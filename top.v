==> flow/design.v <==
`timescale 1ns / 1ps
module add_sub(
    input [8:0] p,
    input [8:0] q,
    input di,
    input clock,
    input reset,
    output reg [8:0] sum
    );
    always@(posedge clock)
    begin
    if(reset==1)
    begin
    sum<=9'b000000000;
    end
    if(di==1)
    begin
    sum=p+q;
    end
    else
    begin
    sum=p-q;
    end
    end
endmodule
`timescale 1ns / 1ps
module cordic_stage(
    input [8:0] x,
    input [8:0] y,
    input [8:0] z,
    input [8:0] mem,
    input [2:0] count,
    input clock,
    input reset,
    output [8:0] xout,
    output [8:0] yout,
    output [8:0] zout
    );
    wire sgn_z;
    wire [8:0] qwireY;
    assign sgn_z=z[8];
       add_sub Zpart12(z,mem,sgn_z,clock,reset,zout);
 Shift_Reg Yshifter(x,clock,reset,count,qwireY);
    add_sub Ypart(y,qwireY,~sgn_z,clock,reset,yout);
    assign xout=x;
     endmodule
`timescale 1ns / 1ps
module Shift_Reg(
    input [8:0] in,
    input clock,
    input reset,
    input [2:0] count,
    output reg [8:0] out_q
    );
    integer my_int;
    always @( count )
            my_int = count;
    always@(posedge clock)
    begin
    if(reset==1) 
    begin
    out_q <= 9'b000000000;
    end
    else
    begin
    out_q[8:0]<=(in[8:0]>>>my_int);
    end
    end
endmodule
`timescale 1ns / 1ps
module top(
    input [8:0] x,
    input [8:0] y,
    input [8:0] z,
    input clock,
    input reset,
    output  [8:0] yout
    );
   wire [8:0] a,b,c,a1,b1,c1,a2,b2,c2,a3,c3,b3,a4,c4;
   reg [8:0] mem=9'b010000000;
   reg [8:0] mem1=9'b001000000;
   reg [8:0] mem2=9'b000100000;
   reg [8:0] mem3=9'b000010000;
   reg [8:0] mem4=9'b000001000;
   reg [2:0] d1=3'b000;
   reg [2:0] d2=3'b001;
   reg [2:0] d3=3'b010;
   reg [2:0] d4=3'b011;
   reg [2:0] d5=3'b100;
   cordic_stage stage1(x,y,z,mem,d1,clock,reset,a,b,c);
   cordic_stage stage2(a,b,c,mem1,d2,clock,reset,a1,b1,c1);
  cordic_stage stage3(a1,b1,c1,mem2,d3,clock,reset,a2,b2,c2);
  cordic_stage stage4(a2,b2,c2,mem3,d4,clock,reset,a3,b3,c3);
  cordic_stage stage5(a3,b3,c3,mem4,d5,clock,reset,a4,yout,c4);
endmodule
---- Tool chain data of top ----
The steps from the RTL of top to its reports follow in flow order.
Lines are those of the file above, counted from 1.
Operators carry their Yosys type and port widths (W data, S select, Z words).
Cell names lack the library's common part.
A cell with - has no value.
design
  design top .............................. top
  clock input ............................. clock
  library ................................. sky130hd
  library corner .......................... tt_025C_1v80

---- Word-level counts ----
Yosys after proc, flatten, opt, wreduce and memory -nomap, before mapping. Enables and synchronous resets that opt folds into registers are not counted as muxes. Memory bits, and registers merged into a memory's read port (data or address), are not among the register bits. Print and check cells are not counted. Equal cells are merged and count once.
word-level totals
  bits in registers ....................... 116
  input bits .............................. 29
  output and inout bits ................... 9
operators by class
  add/sub/neg operators ................... 18
  muxes and demuxes ....................... 9
operators with widths
  kind                   number
  $mux W9                9
  $add A9 B5 Y9          1
  $sub A9 B5 Y9          1
  $add A9 B5 Y9 const B  1
  $sub A9 B5 Y9 const B  1
  $add A9 B6 Y9          1
  $sub A9 B6 Y9          1
  $add A9 B6 Y9 const B  1
  $sub A9 B6 Y9 const B  1
  $add A9 B7 Y9          1
  $sub A9 B7 Y9          1
  $add A9 B7 Y9 const B  1
  $sub A9 B7 Y9 const B  1
  $add A9 B8 Y9          1
  $sub A9 B8 Y9          1
  $add A9 B8 Y9 const B  1
  $sub A9 B8 Y9 const B  1
  $add A9 B9 Y9          1
  $sub A9 B9 Y9          1

---- Logic depth ----
Longest topological path by Yosys (ltp), each cell counted once; first at word level (registers and memories cut), then after technology mapping (sequential cells cut; the memories' decode and read muxes count).
depth
  word-level depth ........................ 2
  ABC_AREA ................................ 0
  gate-level depth with buffers ........... 12
  gate-level depth less buffers ........... 11

---- Synthesis result ----
Source: synth_stat.txt of the flow (Yosys; design flattened, memories mapped). It holds for the ABC_AREA given above (unset counts as 0); a run with the other value may have another netlist.
The area totals of this step are shown rounded.
mapped netlist
  cell count .............................. 418
  cell area after synthesis ............... 4000 um2
  sequential area ......................... 1400 um2
  flip-flops .............................. 68
  buffers ................................. 10
cell types
  cell      number  area in all (um2)
  dfxtp_1   68      1.36E+03
  ha_1      52      650.624
  xnor2_1   48      420.403
  inv_1     43      161.405
  nor2b_1   25      156.4
  a21oi_1   28      140.134
  fa_1      7       140.134
  nor2_1    30      112.608
  o21a_1    13      97.594
  o21ai_0   15      75.072
  xor2_1    7       61.309
  a31oi_1   9       56.304
  mux2_2    5       56.304
  o31a_1    6       52.55
  a21o_1    5       37.536
  nand2b_1  6       37.536
  buf_6     3       33.782
  nand2_1   9       33.782
Not listed: further types 25, cells in them 39.
The figures by module come from a second, unflattened synthesis with its own total; it is not the netlist above.
unflattened totals
  cell total of the unflattened synthesis .. 1027
  area total of the unflattened synthesis .. 9800 um2
Rows give one instance, submodules left out.
by module
  module        times used  cells  area (um2)
  add_sub       10          76     690
  Shift_Reg     5           43     510
  cordic_stage  5           10     71
  top           1           2      7.5

---- Path before layout ----
Path of least setup slack by OpenSTA after synthesis, without wires, with an ideal clock, recovery checks aside; 20% of the period is set as input and as output delay. Where synthesis merged equal registers, the netlist keeps one of their names.
path post-synthesis
  path type ............................... register to register
  from .................................... register (name not given)
  to ...................................... register stage5.Ypart.sum[8]
  period .................................. 2730 ps
  time at the first pin ................... 0 ps
  arrival ................................. 2285 ps
  path slack .............................. 314 ps
  delay of the path ....................... 2416 ps
  driving pins on the path ................ 11
  path buffers ............................ 0
  period reached after synthesis .......... 2416 ps
"delay of the path" is the arrival time less input delay plus setup time.
"driving pins on the path": output pins that drive a net of the path, with the launching flip-flop's if there is one; two outputs of one cell count as two.
"period reached after synthesis" = period - worst setup slack (recovery checks aside). The figure is calculated, with input and output delays left at 20% of the set period.
A register here has more assigning lines than the two given.
between the ends, post-synthesis
  cell sequence ........................... dfxtp_1 -> inv_1 -> ha_1 -> nor3b_4 -> and2_4 -> or2_2 -> ha_1 -> o21a_1 -> o211a_1 -> a211oi_1 -> o211ai_1
ends and longest elaborated chain, post-synthesis
  what           RTL line  source
  end, assigned  18        sum=p+q;
  end, assigned  22        sum=p-q;
  end, declared  8         output reg [8:0] sum
No chain of elaborated cells between the ends is given.

---- Path in the finished layout ----
Path of least setup slack in the final report of run A (OpenROAD, finished layout, wires in). Where an end is a register, its clock arrival counts in the times.
The report prints the path's times to 10 ps; the period is as set.
path after layout
  path type ............................... register to register
  from .................................... register (name not given)
  to ...................................... register stage3.Ypart.sum[8]
  period .................................. 1840 ps
  time at the first pin ................... 350 ps
  arrival ................................. 2680 ps
  path slack .............................. -560 ps
  driving pins on the path ................ 12
  path buffers ............................ 0
A register here has more assigning lines than the two given.
between the ends, after layout
  cell sequence ........................... dfxtp_4 -> inv_6 -> ha_4 -> nor2b_4 -> nor2_2 -> xnor2_1 -> ha_1 -> o21a_1 -> o31a_1 -> nand2b_1 -> a31oi_1 -> xnor2_1
ends and longest elaborated chain, after layout
  what           RTL line  source
  end, assigned  18        sum=p+q;
  end, assigned  22        sum=p-q;
  end, declared  8         output reg [8:0] sum
No chain of elaborated cells between the ends is given.

Measured results for top: 2 stored runs of the Yosys and OpenROAD flow on sky130hd. The settings differ; the order carries no meaning. The constraints put input and output delay at 20% of the set period each and load the outputs with 0.01 pF.
By "clock period reached" is meant the clock period of the run minus its worst setup slack. This is arithmetic on one report: input and output delays are still those of the set period (20% each).
The measured numbers are rounded.

======== run A ========
==> flow/run.sh <==
#!/bin/bash
# the make line also repeats the synthesis and layout settings of config.mk as NAME=value (left out here)
make -C /OpenROAD-flow-scripts/flow DESIGN_CONFIG=/design/flow/config.mk WORK_HOME=/design/flow/orfs CLKGATE_MAP_FILE= finish
==> flow/config.mk <==
export PLATFORM = sky130hd
export DESIGN_NAME = top
export DESIGN_NICKNAME = top
export VERILOG_FILES = /design/flow/design.v
export SDC_FILE = /design/flow/constraint.sdc
export NUM_CORES = 4
export LEC_CHECK = 0
export CAP_MARGIN = 15
export CELL_PAD_IN_SITES_GLOBAL_PLACEMENT = 1
export CORE_MARGIN = 4
export CORE_UTILIZATION = 58
export CTS_CLUSTER_SIZE = 100
export GPL_ROUTABILITY_DRIVEN = 1
export GPL_TIMING_DRIVEN = 1
export PLACE_DENSITY_LB_ADDON = 0.21
export SETUP_SLACK_MARGIN = 0.16
export SLEW_MARGIN = 15
==> flow/constraint.sdc <==
create_clock -name core_clock -period 1.84 [get_ports {clock}]
set_input_delay 0.3680 -clock core_clock [delete_from_list [all_inputs] [get_ports {clock}]]
set_output_delay 0.3680 -clock core_clock [all_outputs]
set_load 0.01 [all_outputs]

-------- measured, run A --------
  clock period reached .................... 2401 ps
  overall die area ........................ 8200 um2
  standard-cell area after layout ......... 6000 um2
  post-synthesis cell area ................ 4000 um2
  worst setup slack after layout .......... -560 ps
  worst hold slack in the final report .... 320 ps

======== run B ========
==> flow/run.sh <==
#!/bin/bash
# the make line also repeats the synthesis and layout settings of config.mk as NAME=value (left out here)
make -C /OpenROAD-flow-scripts/flow DESIGN_CONFIG=/design/flow/config.mk WORK_HOME=/design/flow/orfs CLKGATE_MAP_FILE= finish
==> flow/config.mk <==
export PLATFORM = sky130hd
export DESIGN_NAME = top
export DESIGN_NICKNAME = top
export VERILOG_FILES = /design/flow/design.v
export SDC_FILE = /design/flow/constraint.sdc
export NUM_CORES = 4
export LEC_CHECK = 0
export ABC_AREA = 0
export CAP_MARGIN = 20
export CORE_MARGIN = 2
export CORE_UTILIZATION = 71
export HOLD_SLACK_MARGIN = 0.13
export PLACE_DENSITY_LB_ADDON = 0.02
export SLEW_MARGIN = 20
==> flow/constraint.sdc <==
create_clock -name core_clock -period 2.09 [get_ports {clock}]
set_input_delay 0.4180 -clock core_clock [delete_from_list [all_inputs] [get_ports {clock}]]
set_output_delay 0.4180 -clock core_clock [all_outputs]
set_load 0.01 [all_outputs]

-------- run B --------
  incomplete, clock tree synthesis halted on DPL-0038
